==> flow/design.v <==
module Register_File #(parameter Addr  = 4,
                       parameter width = 8,
					   parameter depth = 16
)(
input wire [width-1:0]  WrData,
input wire [Addr -1:0]  Address,
input wire              WrEn,
input wire              RdEn,
input wire              CLK,
input wire              RST,
output reg              RdData_Valid,
output reg  [width-1:0] RdData,
output wire [width-1:0] REG0,
output wire [width-1:0] REG1,
output wire [width-1:0] REG2,
output wire [width-1:0] REG3
);
reg [width-1:0] Reg_File [depth-1:0] ;
integer i;
always @(posedge CLK , negedge RST)
begin
if(!RST)
 begin
 RdData   <= 'b0 ;
 RdData_Valid <= 1'b0;
  for(i=0 ; i<depth ; i=i+1) begin
     if(i==2) begin
	     Reg_File[i] <= 'b100000_01; 
	 end else if (i==3) begin
	     Reg_File[i] <= 'b10_0000;
	 end else begin
	     Reg_File[i] <= 'b0;
	 end
  end
 end
else
 begin
    if(WrEn & !RdEn)
	  begin
	     Reg_File[Address] <= WrData;
	  end
	else if(RdEn & !WrEn)
	  begin
	     RdData <= Reg_File[Address] ;
		 RdData_Valid <= 1'b1;
	  end
 end
 end
assign REG0 = Reg_File[0];
assign REG1 = Reg_File[1];
assign REG2 = Reg_File[2];
assign REG3 = Reg_File[3];
 endmodule
Tool chain data of Register_File. What the tools print for Register_File, step after step. Lines are those of the file above, counted from 1. Not given: -

Top module: Register_File. Clock input: CLK. Library: sky130hd. Library corner: tt_025C_1v80.

Word-level counts. Counts by Yosys on the flattened word-level netlist (proc, flatten, opt, wreduce). Print and check cells are left out. Cells with the same type and inputs are merged into one.

For bits in registers the number is 137. Bits in latches: 0. The entry for bits in writable memories reads 0. Under ROM bits stands 0. The figure for clocked read ports x word width is 0. The figure for memories kept is 0. Input port bits: 16. Elaborated cells: 57.

The figure for add/sub/neg operators is 0. The entry for multiply operators reads 0. The figure for div/mod/pow operators is 0. For magnitude comparators the number is 0. Under eq/ne operators stands 15. The figure for shift-type cells is 0. The entry for multiplexer cells reads 1. The entry for bitwise gates (word level) reads 3. The figure for reduce/logical cells is 20.

Operator list (number): parallel mux 8 bit (select 16 bit) (1); AND reduction 2 bit (17); equality test 4 bit (second input constant) (8); equality test 4 x 3 -> 1 bit (second input constant) (4); equality test 4 x 2 -> 1 bit (second input constant) (2); equality test 4 x 1 -> 1 bit (second input constant) (1); zero test 4 bit (1); bitwise AND 1 bit (2); zero test 1 bit (2); inverter 1 bit (1).

Longest topological paths. Depth = most cells in a row (Yosys ltp): at word level without a register or memory, in the mapped netlist without a sequential cell, where the memories' decode and read muxes count.

Under depth after elaboration stands 4. For ABC_AREA the number is 0. Under mapped depth stands 8.

Mapped cells and area. Yosys stat after the flow's synthesis: flattened, memories mapped to cells. It holds for the ABC_AREA given above (unset counts as 0); a run with the other value may have another netlist.

Cells by type: sky130_fd_sc_hd__dfrtp_1 (number 134, area in all 3.35E+03 sq um); sky130_fd_sc_hd__mux2_2 (number 121, area in all 1.36E+03 sq um); sky130_fd_sc_hd__a22oi_1 (number 21, area in all 157.651 sq um); sky130_fd_sc_hd__mux2_1 (number 13, area in all 146.39 sq um); sky130_fd_sc_hd__nand2_1 (number 28, area in all 105.101 sq um); sky130_fd_sc_hd__buf_6 (number 8, area in all 90.086 sq um); sky130_fd_sc_hd__a21oi_1 (number 17, area in all 85.082 sq um); sky130_fd_sc_hd__dfstp_2 (number 3, area in all 78.826 sq um); sky130_fd_sc_hd__nand3b_1 (number 9, area in all 67.565 sq um); sky130_fd_sc_hd__o22ai_1 (number 10, area in all 62.56 sq um); sky130_fd_sc_hd__clkbuf_1 (number 15, area in all 56.304 sq um); sky130_fd_sc_hd__nand2b_1 (number 8, area in all 50.048 sq um); sky130_fd_sc_hd__nor2b_1 (number 8, area in all 50.048 sq um); sky130_fd_sc_hd__buf_2 (number 9, area in all 45.043 sq um); sky130_fd_sc_hd__nand3_1 (number 9, area in all 45.043 sq um); sky130_fd_sc_hd__a221o_1 (number 4, area in all 40.038 sq um); sky130_fd_sc_hd__o21ai_0 (number 8, area in all 40.038 sq um); sky130_fd_sc_hd__a2111oi_0 (number 4, area in all 35.034 sq um).

Other cell types: 36; their cells: 77.

Under cell count stands 506. The figure for mapped area is 6447.4 sq um. The entry for mapped flip-flops reads 137. Buffer cells: 33.

Path before layout. OpenSTA on the mapped netlist: ideal clock, no wires. The path of least setup slack (recovery checks aside). Input and output delay are each 20% of the period. Register names are those of the netlist, which keeps one name where synthesis merged equal registers.

Path kind: input port to flip-flop. Start: input port Address[2]. End: register RdData[5]. For clock period the number is 2500 ps. Under external input delay stands 500 ps. The entry for time at the first pin reads 500 ps. The entry for data arrival time reads 1775 ps. Under data required time stands 2370 ps. Under setup slack stands 595 ps. The figure for delay of the path is 1405 ps. The entry for driving pins on the path reads 7. The figure for period reached after synthesis is 1905 ps.

"delay of the path" = arrival - input delay + setup time. "driving pins on the path" counts driving pins, that of a launching flip-flop among them; a cell with two outputs on the path counts twice. "period reached after synthesis" = period - worst setup slack (recovery checks aside). The figure is calculated, with input and output delays left at 20% of the set period. The rows between start and end are the longest chain of elaborated cells between them; the timing report does not say that the signal goes this way. Where chains are equally long, one stands for them. Each line given opens the expression or statement behind the cell; cells for indexed reads and writes are added by Yosys, which also makes memories of some case tables.

Path through: sky130_fd_sc_hd__buf_6 -> sky130_fd_sc_hd__buf_6 -> sky130_fd_sc_hd__mux2i_1 -> sky130_fd_sc_hd__nor2_1 -> sky130_fd_sc_hd__or4_1 -> sky130_fd_sc_hd__a2111oi_2 -> sky130_fd_sc_hd__o21ai_1. For length of the longest elaborated chain the number is 2. The entry for elaborated cells between the ends (all ways) reads 17. Classes of those cells: 15 x eq/ne; 1 x mux; 1 x reduce/logical.

Ends and longest elaborated chain, post-synthesis: start, declared (line 6) `input wire [Addr -1:0]  Address,`; equality test 4 bit (line 44) `RdData <= Reg_File[Address] ;`; parallel mux 8 bit (select 16 bit) (line 44); end, assigned (line 24) `RdData   <= 'b0 ;`; end, assigned (line 44); end, declared (line 12) `output reg  [width-1:0] RdData,`.

Timing after layout. From the final timing report of run 1: the path of least setup slack in the routed layout; clock arrival at registers is part of the times. The report prints the path's times to 10 ps; the period is as set.

Path kind: input port to flip-flop. Start: input port Address[0]. End: register RdData[0]. For clock period the number is 1930 ps. Under external input delay stands 390 ps. The entry for time at the first pin reads 390 ps. The entry for data arrival time reads 2000 ps. Under data required time stands 2240 ps. Under setup slack stands 240 ps. The entry for driving pins on the path reads 9.

The rows between start and end are the longest chain of elaborated cells between them; the timing report does not say that the signal goes this way. Where chains are equally long, one stands for them.

Path through: sky130_fd_sc_hd__buf_6 -> sky130_fd_sc_hd__buf_6 -> sky130_fd_sc_hd__buf_12 -> sky130_fd_sc_hd__buf_8 -> sky130_fd_sc_hd__buf_6 -> sky130_fd_sc_hd__buf_6 -> sky130_fd_sc_hd__a32o_1 -> sky130_fd_sc_hd__or4_1 -> sky130_fd_sc_hd__a22o_1. For length of the longest elaborated chain the number is 2. The entry for elaborated cells between the ends (all ways) reads 17. Classes of those cells: 15 x eq/ne; 1 x mux; 1 x reduce/logical.

Ends and longest elaborated chain, post-layout: start, declared (line 6) `input wire [Addr -1:0]  Address,`; equality test 4 bit (line 44) `RdData <= Reg_File[Address] ;`; parallel mux 8 bit (select 16 bit) (line 44); end, assigned (line 24) `RdData   <= 'b0 ;`; end, assigned (line 44); end, declared (line 12) `output reg  [width-1:0] RdData,`.

## Implementation results

Register_File through Yosys and OpenROAD on sky130hd: 2 stored runs, unordered, with their settings and measured results. The constraints put input and output delay at 20% of the set period each and load the outputs with 0.01 pF. "achieved clock period" = clock period - worst setup slack. The figure is calculated, with input and output delays left at 20% of the set period. By "worst setup path time" is meant the share of the clock period that the worst setup path is allowed (20% is reserved at inputs, 20% at outputs), minus its slack. Clock arrival times at its registers enter into it. By "total power after layout" is meant OpenSTA's value without simulated activity: inputs other than the clock are taken to toggle once in ten clock periods, and the tool carries that through the logic. "worst setup path time" is known to 10 ps.

Files of run 1:
==> flow/run.sh <==
#!/bin/bash
# the make line also repeats the synthesis and layout settings of config.mk as NAME=value (left out here)
make -C /OpenROAD-flow-scripts/flow DESIGN_CONFIG=/design/flow/config.mk WORK_HOME=/design/flow/orfs CLKGATE_MAP_FILE= finish
==> flow/config.mk <==
export PLATFORM = sky130hd
export DESIGN_NAME = Register_File
export DESIGN_NICKNAME = Register_File
export VERILOG_FILES = /design/flow/design.v
export SDC_FILE = /design/flow/constraint.sdc
export NUM_CORES = 4
export LEC_CHECK = 0
export CAP_MARGIN = 20
export CORE_MARGIN = 2
export CORE_UTILIZATION = 40
export SETUP_SLACK_MARGIN = 0.24
export SLEW_MARGIN = 20
==> flow/constraint.sdc <==
create_clock -name core_clock -period 1.93 [get_ports {CLK}]
set_input_delay 0.3860 -clock core_clock [delete_from_list [all_inputs] [get_ports {CLK}]]
set_output_delay 0.3860 -clock core_clock [all_outputs]
set_load 0.01 [all_outputs]

Results of run 1. The utilization is 56.0%. The measured cell area after synthesis is 6,447.4 sq um. The measured lowest setup slack is 244 ps. For the achieved clock period the run shows 1,686 ps. The measured worst setup path time is 1,300 ps. Worst setup path type: input port to flip-flop. The measured summed negative setup slack is 0 ps. The total power after layout reads 9,082 µW. The measured std-cell area (final layout) is 8,859.8 sq um. The die outline area stands at 17,150.5 sq um.

Files of run 2:
==> flow/run.sh <==
#!/bin/bash
# the make line also repeats the synthesis and layout settings of config.mk as NAME=value (left out here)
make -C /OpenROAD-flow-scripts/flow DESIGN_CONFIG=/design/flow/config.mk WORK_HOME=/design/flow/orfs CLKGATE_MAP_FILE= finish
==> flow/config.mk <==
export PLATFORM = sky130hd
export DESIGN_NAME = Register_File
export DESIGN_NICKNAME = Register_File
export VERILOG_FILES = /design/flow/design.v
export SDC_FILE = /design/flow/constraint.sdc
export NUM_CORES = 4
export LEC_CHECK = 0
export ABC_AREA = 1
export CAP_MARGIN = 20
export CELL_PAD_IN_SITES_DETAIL_PLACEMENT = 0
export CORE_MARGIN = 2
export CORE_UTILIZATION = 57
export MIN_ROUTING_LAYER = met1
export PLACE_DENSITY_LB_ADDON = 0.1
export SETUP_SLACK_MARGIN = -0.09
export SLEW_MARGIN = 5
==> flow/constraint.sdc <==
create_clock -name core_clock -period 1.93 [get_ports {CLK}]
set_input_delay 0.3860 -clock core_clock [delete_from_list [all_inputs] [get_ports {CLK}]]
set_output_delay 0.3860 -clock core_clock [all_outputs]
set_load 0.01 [all_outputs]

Results of run 2. The measured lowest setup slack is 27 ps. The measured worst setup path time is 1,520 ps. Worst setup path type: flip-flop to output port. The utilization is 73.2%. The total power after layout reads 8,379 µW. The measured summed negative setup slack is 0 ps. The measured std-cell area (final layout) is 7,870.1 sq um. The die outline area stands at 11,772.2 sq um. For the achieved clock period the run shows 1,903 ps. The measured cell area after synthesis is 6,224.7 sq um.
